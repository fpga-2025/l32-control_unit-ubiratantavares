==> flow/design.v <==
module Control_Unit (
    input wire clk,
    input wire rst_n,
    input wire [6:0] instruction_opcode,  
    output reg pc_write,           
    output reg ir_write,           
    output reg pc_source,          
    output reg reg_write,          
    output reg memory_read,        
    output reg is_immediate,       
    output reg memory_write,       
    output reg pc_write_cond,      
    output reg lorD,               
    output reg memory_to_reg,      
    output reg [1:0] aluop,        
    output reg [1:0] alu_src_a,    
    output reg [1:0] alu_src_b     
);
	localparam FETCH    = 4'b0000;   
	localparam DECODE   = 4'b0001;   
	localparam MEMADR   = 4'b0010;   
	localparam MEMREAD  = 4'b0011;   
	localparam MEMWB    = 4'b0100;   
	localparam MEMWRITE = 4'b0101;   
	localparam EXECUTER = 4'b0110;   
	localparam ALUWB    = 4'b0111;   
	localparam EXECUTEI = 4'b1000;   
	localparam JAL      = 4'b1001;   
	localparam BRANCH   = 4'b1010;   
	localparam JALR     = 4'b1011;   
	localparam AUIPC    = 4'b1100;   
	localparam LUI      = 4'b1101;   
	localparam JALR_PC  = 4'b1110;   
	localparam LW      = 7'b0000011;
	localparam SW      = 7'b0100011;
	localparam RTYPE   = 7'b0110011;
	localparam ITYPE   = 7'b0010011;
	localparam JALI    = 7'b1101111;
	localparam BRANCHI = 7'b1100011;
	localparam JALRI   = 7'b1100111;
	localparam AUIPCI  = 7'b0010111;
	localparam LUII    = 7'b0110111;
	reg[3:0] state, next_state;
	always @(posedge clk or negedge rst_n) begin
		if (!rst_n)
			state <= FETCH;
		else
			state <= next_state;
	end
    always @(*) begin
        case (state)
            FETCH:    next_state = DECODE;
            DECODE: begin
				case (instruction_opcode)
				   RTYPE:   next_state = EXECUTER;
				   ITYPE:   next_state = EXECUTEI;
				   JALI	:   next_state = JAL;
				   BRANCHI: next_state = BRANCH;
				   JALRI:   next_state = JALR_PC;
				   AUIPCI:  next_state = AUIPC;
				   LUII:    next_state = LUI;
				   default: next_state = MEMADR;
				endcase
            end
            MEMADR:   next_state = (instruction_opcode == LW) ? MEMREAD : MEMWRITE;
            MEMREAD:  next_state = MEMWB;
            MEMWB:    next_state = FETCH;
            MEMWRITE: next_state = FETCH;
            EXECUTER: next_state = ALUWB;
            EXECUTEI: next_state = ALUWB;
            JAL:      next_state = ALUWB;
			BRANCH:   next_state = FETCH;
			JALR_PC:  next_state = JALR;
			JALR:     next_state = ALUWB;
			AUIPC:    next_state = ALUWB;
			LUI:      next_state = ALUWB;
            ALUWB:    next_state = FETCH;
            default:  next_state = FETCH;
        endcase
    end
    always @(*) begin
    	pc_write              = 0;          
    	ir_write              = 0;
        pc_source             = 0;
        reg_write             = 0;    
        memory_read           = 0;
        is_immediate          = 0;
        memory_write          = 0;
        pc_write_cond         = 0;
        lorD                  = 0;
        memory_to_reg         = 0;
        aluop                 = 2'b00;
        alu_src_a             = 2'b00;
        alu_src_b             = 2'b00;
        case (state)
            DECODE: begin
                alu_src_a     = 2'b10;
                alu_src_b     = 2'b10;
                aluop         = 2'b00;
            end
            MEMADR: begin
                alu_src_a     = 2'b01;
                alu_src_b     = 2'b10;
                aluop         = 2'b00;
            end
            MEMREAD: begin
                memory_read   = 1;
                lorD          = 1;
            end
            MEMWB: begin
                reg_write     = 1;
                memory_to_reg = 2'b01;
            end
            MEMWRITE: begin
                memory_write  = 1;
                lorD          = 1;
            end
            EXECUTER: begin
                alu_src_a     = 2'b01;
                alu_src_b     = 2'b00;
                aluop         = 2'b10;
            end
            ALUWB: begin
                reg_write     = 1;
                memory_to_reg = 2'b00;
            end
            EXECUTEI: begin
                alu_src_a     = 2'b01;
                alu_src_b     = 2'b10;
                aluop         = 2'b10;
                is_immediate  = 1;
            end
            JAL: begin
                alu_src_a     = 2'b10;
                alu_src_b     = 2'b01;
                pc_write      = 1;
                pc_source     = 1;
                aluop         = 2'b00;
            end
            BRANCH: begin
                alu_src_a     = 2'b01;
                alu_src_b     = 2'b00;
                aluop         = 2'b01;
                pc_write_cond = 1;
                pc_source     = 1;
            end
            JALR: begin
                alu_src_a     = 2'b10;
                alu_src_b     = 2'b01;
                pc_write      = 1;
                pc_source     = 1; 
                aluop         = 2'b00;
                is_immediate  = 1;
            end
            JALR_PC: begin
                alu_src_a     = 2'b01;
                alu_src_b     = 2'b10;
                aluop         = 2'b00;
            end
            AUIPC: begin
                alu_src_a     = 2'b10;
                alu_src_b     = 2'b10;
                aluop         = 2'b00;
            end
            LUI: begin
                alu_src_a     = 2'b11;
                alu_src_b     = 2'b10;
                aluop         = 2'b00;
            end
			FETCH: begin
		        memory_read   = 1;          
				alu_src_a     = 2'b00;
				lorD          = 0;
				ir_write      = 1;
				alu_src_b     = 2'b01;
				aluop         = 2'b00;
				pc_write      = 1;       
				pc_source     = 0;
            end
        endcase
	end
endmodule
Reports on Control_Unit. What the tools print for Control_Unit, step after step. Lines are those of the file above, counted from 1. Library cell names are shortened. Not given: -

Design top: Control_Unit. Clock port: clk. Cell library: sky130hd. Corner: tt_025C_1v80.

Word-level counts. Counts by Yosys on the flattened word-level netlist (proc, flatten, opt, wreduce; memories kept). Register bits leave out memories and registers merged into their read ports (data or address); mux counts leave out enables and synchronous resets folded into registers. Print and check cells are left out. Cells with the same type and inputs are merged into one. Yosys's memory passes give these memory sizes; they may raise the number of words (mostly to a power of two), join words into wider ones and drop unused or constant bits.

The entry for add/sub/neg operators reads 0. For multipliers the number is 0. The entry for div/mod/pow operators reads 0. The entry for order comparisons reads 0. Under equality and inequality tests stands 18. For shifts and indexed selects the number is 0. Mux-type cells: 3. The entry for bitwise logic cells reads 0. Under reduce/logical cells stands 2.

Operator list (number): case mux 4 bit (select 7 bit) (1); == test 4 bit (second input constant) (6); case mux 4 bit (select 6 bit) (1); == test 7 bit (second input constant) (3); == test 7 x 5 -> 1 bit (second input constant) (2); == test 7 x 6 -> 1 bit (second input constant) (2); == test 4 x 2 -> 1 bit (second input constant) (2); == test 7 x 2 -> 1 bit (second input constant) (1); OR reduction 6 bit (1); == test 4 x 1 -> 1 bit (second input constant) (1); == test 4 x 3 -> 1 bit (second input constant) (1); zero test 4 bit (1); 2-to-1 mux 3 bit (1).

The entry for register bits reads 4. Latch bits: 0. The figure for RAM bits is 0. The figure for bits in read-only memories is 256. For clocked read ports x word width the number is 0. Memory cells: 1. The entry for bits of input ports reads 9. The entry for output and inout bits reads 16. Word-level cells: 25.

Memory list: (no name shown) (depth 16, bits a word 16, read ports 1, write ports 0, line 95) `case (state)`.

Logic depth. Longest topological path by Yosys (ltp), each cell counted once; first at word level (registers and memories cut), then after technology mapping (sequential cells cut; the memories' decode and read muxes count).

Under depth in word-level cells stands 3. The entry for ABC_AREA reads 0. The entry for gate-level depth with buffers reads 6. For gate-level depth less buffers the number is 6.

Mapped cells and area. Source: synth_stat.txt of the flow (Yosys; design flattened, memories mapped). It holds for the ABC_AREA given above (unset counts as 0); a run with the other value may have another netlist. Totals and module areas in this step are rounded.

For standard cells after synthesis the number is 80. The entry for synthesis area reads 558 µm². Flip-flops: 4. Under buffer cells stands 5.

Cells by type: dfrtp_1 (number 4, area in all 100.096 µm²); ha_1 (number 5, area in all 62.56 µm²); nand2_1 (number 11, area in all 41.29 µm²); nor2_1 (number 11, area in all 41.29 µm²); a21oi_1 (number 7, area in all 35.034 µm²); inv_1 (number 5, area in all 18.768 µm²); nand2b_1 (number 3, area in all 18.768 µm²); nor2b_1 (number 3, area in all 18.768 µm²); buf_4 (number 2, area in all 15.014 µm²); nor3b_1 (number 2, area in all 15.014 µm²); o21ai_0 (number 3, area in all 15.014 µm²); o21bai_1 (number 2, area in all 15.014 µm²); and3_1 (number 2, area in all 12.512 µm²); buf_6 (number 1, area in all 11.261 µm²); or3b_4 (number 1, area in all 11.261 µm²); a221o_1 (number 1, area in all 10.01 µm²); mux2i_1 (number 1, area in all 10.01 µm²); nand3_1 (number 2, area in all 10.01 µm²).

Other cell types: 12; their cells: 14.

Timing after synthesis. Path of least setup slack by OpenSTA after synthesis, without wires, with an ideal clock, recovery checks aside; 20% of the period is set as input and as output delay. Where synthesis merged equal registers, the netlist keeps one of their names.

Kind: flip-flop to flip-flop. Start point: register state[1]. End point: register state[0]. The entry for clock period reads 2100 ps. Time at the first pin: 0 ps. The figure for data arrival time is 1643 ps. Under data required time stands 2031 ps. For slack the number is 388 ps. Under delay of the path stands 1712 ps. For driving pins on the path the number is 6. For buffers on the path the number is 0. The entry for period reached after synthesis reads 1712 ps.

"delay of the path" = arrival - input delay + setup time. "driving pins on the path" counts driving pins, that of a launching flip-flop among them; a cell with two outputs on the path counts twice. "period reached after synthesis" = period - worst setup slack (recovery checks aside). The figure is calculated, with input and output delays left at 20% of the set period. Between the ends stands the longest chain of elaborated cells between them, by number of cells; it is not shown to be the way that was timed. Of several equally long chains one is given. Each line given opens the expression or statement behind the cell; cells for indexed reads and writes are added by Yosys, which also makes memories of some case tables.

Cells stage by stage: dfrtp_1 > inv_1 > ha_1 > or3b_4 > or4b_1 > nand3_1. Length of the longest elaborated chain: 3. The figure for elaborated cells between the ends (all ways) is 13. The entry for RTL lines with such cells reads 1. Classes of those cells: eq/ne: 10; mux: 1; reduce/logical: 2.

Ends and longest elaborated chain, after synthesis: from (decl) (line 43) `reg[3:0] state, next_state;`; from (assign) (line 46) `state <= FETCH;`; from (assign) (line 48) `state <= next_state;`; == test 4 bit (line 51) `case (state)`; OR reduction 6 bit; case mux 4 bit (select 6 bit) (line 51); to (assign) (line 46); to (assign) (line 48); to (decl) (line 43).

Timing after layout. Path of least setup slack in the final report of run 2 (OpenROAD, finished layout, wires in). Where an end is a register, its clock arrival counts in the times. The report prints the path's times to 10 ps; the period is as set.

Kind: flip-flop to output port. Start point: register state[1]. End point: output alu_src_a[1]. The entry for clock period reads 3100 ps. The figure for external output delay is 620 ps. Time at the first pin: 240 ps. The figure for data arrival time is 1600 ps. Under data required time stands 2480 ps. For slack the number is 880 ps. For driving pins on the path the number is 6. For buffers on the path the number is 1.

Between the ends stands the longest chain of elaborated cells between them, by number of cells; it is not shown to be the way that was timed. Of several equally long chains one is given. A memory read counts as a cell of the chain, while the word-level depth stops at memories.

Cells stage by stage: dfrtp_2 > inv_4 > ha_4 > or3b_4 > nand2_1 > clkdlybuf4s15_2. Length of the longest elaborated chain: 1. The figure for elaborated cells between the ends (all ways) is 1. The entry for RTL lines with such cells reads 1. Classes of those cells: memory: 1.

Ends and longest elaborated chain, after layout: from (decl) (line 43) `reg[3:0] state, next_state;`; from (assign) (line 46) `state <= FETCH;`; from (assign) (line 48) `state <= next_state;`; memory (16 x 16 bit) (line 95) `case (state)`; to (decl) (line 16) `output reg [1:0] alu_src_a,`.

Memo
Re: implementation data of Control_Unit

Flow measurements of Control_Unit on sky130hd: 2 stored runs with different settings, listed in no order. Input and output delays are each 20% of the period that was set; the output load is 0.01 pF. By "reached clock period" is meant the clock period of the run minus its worst setup slack. This is arithmetic on one report: input and output delays are still those of the set period (20% each). "critical path time" means the part of the period allowed to the worst setup path (the constraints hold back 20% at inputs and 20% at outputs) less its slack; where the path has registers, the arrival times of their clocks count too. "total design power" is the tool's figure for a default switching activity; nothing was simulated. "critical path time" is given in steps of 10 ps. Results are given in rounded form.

Files of run 1:
==> flow/run.sh <==
#!/bin/bash
# the make line also repeats the synthesis and layout settings of config.mk as NAME=value (left out here)
make -C /OpenROAD-flow-scripts/flow DESIGN_CONFIG=/design/flow/config.mk WORK_HOME=/design/flow/orfs CLKGATE_MAP_FILE= finish
==> flow/config.mk <==
export PLATFORM = sky130hd
export DESIGN_NAME = Control_Unit
export DESIGN_NICKNAME = Control_Unit
export VERILOG_FILES = /design/flow/design.v
export SDC_FILE = /design/flow/constraint.sdc
export NUM_CORES = 4
export LEC_CHECK = 0
export ABC_AREA = 1
export CAP_MARGIN = 20
export CELL_PAD_IN_SITES_DETAIL_PLACEMENT = 1
export CORE_ASPECT_RATIO = 1.12
export CORE_MARGIN = 2
export CORE_UTILIZATION = 57
export CTS_CLUSTER_DIAMETER = 99
export CTS_CLUSTER_SIZE = 42
export GPL_ROUTABILITY_DRIVEN = 1
export GPL_TIMING_DRIVEN = 0
export MIN_ROUTING_LAYER = met2
export PLACE_DENSITY_LB_ADDON = 0.2
export SLEW_MARGIN = 20
==> flow/constraint.sdc <==
create_clock -name core_clock -period 2.13 [get_ports {clk}]
set_input_delay 0.4260 -clock core_clock [delete_from_list [all_inputs] [get_ports {clk}]]
set_output_delay 0.4260 -clock core_clock [all_outputs]
set_load 0.01 [all_outputs]

Outcome of run 1: not finished: placement ended with error FLW-0024.

Files of run 2:
==> flow/run.sh <==
#!/bin/bash
# the make line also repeats the synthesis and layout settings of config.mk as NAME=value (left out here)
make -C /OpenROAD-flow-scripts/flow DESIGN_CONFIG=/design/flow/config.mk WORK_HOME=/design/flow/orfs CLKGATE_MAP_FILE= finish
==> flow/config.mk <==
export PLATFORM = sky130hd
export DESIGN_NAME = Control_Unit
export DESIGN_NICKNAME = Control_Unit
export VERILOG_FILES = /design/flow/design.v
export SDC_FILE = /design/flow/constraint.sdc
export NUM_CORES = 4
export LEC_CHECK = 0
export CAP_MARGIN = 20
export CELL_PAD_IN_SITES_GLOBAL_PLACEMENT = 1
export CORE_MARGIN = 2
export CORE_UTILIZATION = 18
export GPL_ROUTABILITY_DRIVEN = 0
export GPL_TIMING_DRIVEN = 1
export PLACE_DENSITY = 0.88
export SETUP_SLACK_MARGIN = 0.89
export SLEW_MARGIN = 20
==> flow/constraint.sdc <==
create_clock -name core_clock -period 3.1 [get_ports {clk}]
set_input_delay 0.6200 -clock core_clock [delete_from_list [all_inputs] [get_ports {clk}]]
set_output_delay 0.6200 -clock core_clock [all_outputs]
set_load 0.01 [all_outputs]

Results of run 2. The netlist area reported by Yosys stands at 558 µm². The setup slack of the worst path reads 880 ps. The total design power stands at 0.711 mW. The reached clock period stands at 2220 ps. The utilization of the finished layout is 0.302. For the standard-cell area after layout the run shows 906 µm². The measured setup TNS is 0 ps. The total die area comes to 3560 µm². The critical path time comes to 1600 ps. Class of the worst setup path: flip-flop to output port.
